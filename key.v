==> flow/design.v <==
module key(rst,clk,key,led,count);
	localparam
		STATE0 = 3'b001,
		STATE1 = 3'b010,
		STATE2 = 3'b011,
		STATE3 = 3'b100;
	input rst;
	input clk;
	input key;
	output reg led=0;
	reg [2:0] state = STATE0;  
	output reg [9:0] count=0;  
	reg k_s1;
	reg k_s2;	
	reg m_posedge;
	always@(posedge clk)
	if(!rst)begin
		k_s1 = 0;
		k_s2 = 0;
	end
	else begin
		k_s1 <= key;
		k_s2 <= k_s1;
	end
	assign m_negedge = !k_s1 & k_s2;  
	always@(posedge clk)
	begin
		if(!rst)begin  
			state = STATE0;
			count = 0;
		end
		case(state)
			STATE0:
				if(m_negedge)  
					state=STATE1;
			STATE1:
				begin
					count = count+1;  
					if(count>=10)	 
						begin
							count = 0;
							state = STATE2;
						end
				end
			STATE2:
				if(key==0)
					state=STATE3;
				else state=STATE0;
			STATE3:
				begin
					led = ~led;
					state = STATE0;
				end
		endcase
	end
endmodule
### From RTL to reports: key

The steps from the RTL of key to its reports follow in flow order.
Lines are those of the file above, counted from 1.
Operators: Yosys type, input widths -> output width; for muxes data width and select width s.
Library cell names are shortened.
Not given: --

| set-up | value |
|---|---|
| top | key |
| clock port | clk |
| standard-cell library | sky130hd |
| corner | tt_025C_1v80 |

### After elaboration

Source: Yosys, flattened and elaborated, memories not mapped. Widths are those after wreduce; folded enables and synchronous resets count as part of the registers. Registers that Yosys merges into a memory's read port (data or address) are not register bits. Print and check cells do not count. Equal cells are merged and count once.

| cells by class | value |
|---|---|
| equality and inequality tests | 4 |
| reductions and logical operators | 1 |
| $add $sub $neg | 1 |
| mux-type cells | 8 |
| order comparisons | 1 |
| bitwise logic cells | 2 |

Operator list:

| kind | count |
|---|---|
| $mux 10 | 3 |
| $pmux 3 s4 | 1 |
| $mux 3 | 4 |
| $add 10x1->10 const B | 1 |
| $ge 10x4->1 const B | 1 |
| $eq 3x2->1 const B | 2 |
| $eq 3x1->1 const B | 1 |
| $eq 3x3->1 const B | 1 |
| $and 1x1->1 | 1 |
| $not 1->1 | 1 |
| $logic_not 1->1 | 1 |

| word-level totals | value |
|---|---|
| output and inout bits | 11 |
| elaborated cells | 22 |
| flip-flop bits (word level) | 16 |

### Depth

Yosys ltp: most cells in a row. Word level: on the elaborated netlist, between registers, memories and ports. Mapped: between sequential cells and ports; inverters and the memories' decode and read muxes count.

| logic depth | value |
|---|---|
| depth in word-level cells | 5 |
| ABC_AREA | 0 |
| depth in mapped cells | 10 |
| depth with buffers taken out | 9 |

### After synthesis

Source: synth_stat.txt of the flow (Yosys; design flattened, memories mapped). It holds for the ABC_AREA given above (unset counts as 0); a run with the other value may have another netlist.

| synthesis totals | value |
|---|---|
| buffers | 4 |
| mapped cells | 97 |
| flip-flop cells | 16 |
| chip area (Yosys) | 823.3 um2 |

Cell types:

| type | count | total area (um2) |
|---|---|---|
| dfxtp_1 | 15 | 300.288 |
| and3_1 | 7 | 43.792 |
| nand2_1 | 10 | 37.536 |
| edfxtp_1 | 1 | 30.029 |
| and2_1 | 4 | 25.024 |
| ha_1 | 2 | 25.024 |
| o21ai_0 | 5 | 25.024 |
| a21oi_1 | 4 | 20.019 |
| nand3_1 | 4 | 20.019 |
| nor3_1 | 4 | 20.019 |
| inv_1 | 5 | 18.768 |
| or3_1 | 3 | 18.768 |
| xor2_1 | 2 | 17.517 |
| nor2_1 | 4 | 15.014 |
| o211ai_2 | 1 | 12.512 |
| buf_6 | 1 | 11.261 |
| a211o_2 | 1 | 10.01 |
| a2111oi_0 | 1 | 8.758 |

Not listed: further types 22, cells in them 23.

### Path before layout

Path of least setup slack by OpenSTA after synthesis, without wires, with an ideal clock, recovery checks aside; 20% of the period is set as input and as output delay. Where synthesis merged equal registers, the netlist keeps one of their names.

| timing post-synthesis | value |
|---|---|
| path type | input to register |
| from | input port rst |
| to | register count[3] |
| delay of the path | 1911 ps |
| required time | 3634 ps |
| arrival | 2585 ps |
| stages | 9 |
| external input delay | 740 ps |
| slack | 1049 ps |
| period | 3700 ps |
| synthesis period reached | 2651 ps |

"delay of the path" = arrival - input delay + setup time.
"stages": output pins that drive a net of the path, with the launching flip-flop's if there is one; two outputs of one cell count as two.
"synthesis period reached" is the clock period less the worst setup slack; recovery checks do not enter. This is arithmetic on one report: input and output delays are still those of the set period (20% each).
The rows between start and end are the longest chain of elaborated cells between them; the timing report does not say that the signal goes this way. Where chains are equally long, one stands for them.
Each line given opens the expression or statement behind the cell; cells for indexed reads and writes are added by Yosys, which also makes memories of some case tables.
At most two assigning lines are given for a register; there are more.

| between the ends, post-synthesis | value |
|---|---|
| path through | buf_6 > and2_1 > ha_1 > or2b_1 > a2111oi_0 > or4_1 > o211ai_2 > or3_1 > a21oi_2 |
| cells in the longest elaborated chain | 5 |
| elaborated cells on any way between the ends | 7 |
| source lines of those cells | 4 |
| those cells by class | 1 x add/sub; 1 x compare; 1 x eq/ne; 4 x mux |

Ends and longest elaborated chain, post-synthesis:

| element | line | source |
|---|---|---|
| start, declared | 7 | `input rst;` |
| $mux 10 | 28 | `if(!rst)begin` |
| $add 10x1->10 | 38 | `count = count+1;` |
| $ge 10x4->1 | 39 | `if(count>=10)` |
| $mux 10 | 39 |  |
| $mux 10 | 32 | `case(state)` |
| end, assigned | 30 | `count = 0;` |
| end, assigned | 38 |  |
| end, declared | 12 | `output reg [9:0] count=0;` |

### Timing after layout

Path of least setup slack in the final report of stored run 1 (OpenROAD, finished layout, wires in). Where an end is a register, its clock arrival counts in the times.
The report prints the path's times to 10 ps; the period is as set.

| timing post-layout | value |
|---|---|
| path type | input to register |
| from | input port rst |
| to | register count[2] |
| slack | 210 ps |
| external input delay | 590 ps |
| required time | 3220 ps |
| arrival | 3020 ps |
| period | 2950 ps |
| stages | 9 |

The rows between start and end are the longest chain of elaborated cells between them; the timing report does not say that the signal goes this way. Where chains are equally long, one stands for them.
At most two assigning lines are given for a register; there are more.

| between the ends, post-layout | value |
|---|---|
| path through | clkdlybuf4s50_1 > and2_1 > ha_1 > or2b_1 > a2111oi_0 > or4_1 > o211ai_2 > o41ai_1 > a31o_1 |
| cells in the longest elaborated chain | 5 |
| elaborated cells on any way between the ends | 7 |
| source lines of those cells | 4 |
| those cells by class | 1 x add/sub; 1 x compare; 1 x eq/ne; 4 x mux |

Ends and longest elaborated chain, post-layout:

| element | line | source |
|---|---|---|
| start, declared | 7 | `input rst;` |
| $mux 10 | 28 | `if(!rst)begin` |
| $add 10x1->10 | 38 | `count = count+1;` |
| $ge 10x4->1 | 39 | `if(count>=10)` |
| $mux 10 | 39 |  |
| $mux 10 | 32 | `case(state)` |
| end, assigned | 30 | `count = 0;` |
| end, assigned | 38 |  |
| end, declared | 12 | `output reg [9:0] count=0;` |

Wiki page: key / flow data

Design key on sky130hd. What follows are 2 stored runs of the flow, each under its own settings; their order means nothing. The constraints put input and output delay at 20% of the set period each and load the outputs with 0.01 pF.
"reached clock period" means the clock period less the worst setup slack. The figure is calculated, with input and output delays left at 20% of the set period.
"critical setup path time" is the time allowed to the run's worst setup path (the clock period less input and output delay, where it has them) less its slack. Clock arrival times count: a late capture clock shortens it, a late launch clock lengthens it.
By "total power after layout" is meant OpenSTA's value without simulated activity: inputs other than the clock are taken to toggle once in ten clock periods, and the tool carries that through the logic.
"critical setup path time" is given in steps of 10 ps.
Among the settings, - means not set for that run.
A result given as - is not shown for that run.

| stored run | period_ns | CORE_UTILIZATION | SETUP_SLACK_MARGIN | CORE_ASPECT_RATIO | CELL_PAD_IN_SITES_DETAIL_PLACEMENT | TNS_END_PERCENT | GPL_TIMING_DRIVEN | SLEW_MARGIN | MIN_ROUTING_LAYER | CAP_MARGIN | CORE_MARGIN | PLACE_DENSITY_LB_ADDON | CELL_PAD_IN_SITES_GLOBAL_PLACEMENT | ABC_AREA | GPL_ROUTABILITY_DRIVEN | CTS_CLUSTER_DIAMETER | mapped cell area after synthesis (um2) | area inside the die boundary (um2) | standard-cell area after layout (um2) | utilization after layout (%) | worst setup slack after layout (ps) | total negative slack on setup checks (ps) | final worst hold slack (ps) | total power after layout (mW) | reached clock period (ps) | critical setup path time (ps) | worst path kind |
|---|---|---|---|---|---|---|---|---|---|---|---|---|---|---|---|---|---|---|---|---|---|---|---|---|---|---|---|
| stored run 1 | 2.95 | 44 | -0.09 | 1.03 | 1 | 5 | 1 | 10 | met2 | 20 | 2 | - | - | - | - | - | 823.3 | 2233.1 | 1024.7 | 59.3 | 209 | 0 | 542 | 0.4146 | 2741 | 2150 | input to register |
| stored run 2 | 1.86 | 39 | - | 1.8 | - | 85 | - | 20 | met2 | 20 | 9 | 0.14 | 3 | 0 | 1 | 290 | - | - | - | - | - | - | - | - | - | - | - |

Stored run 2: did not finish, placement stopped with FLW-0024
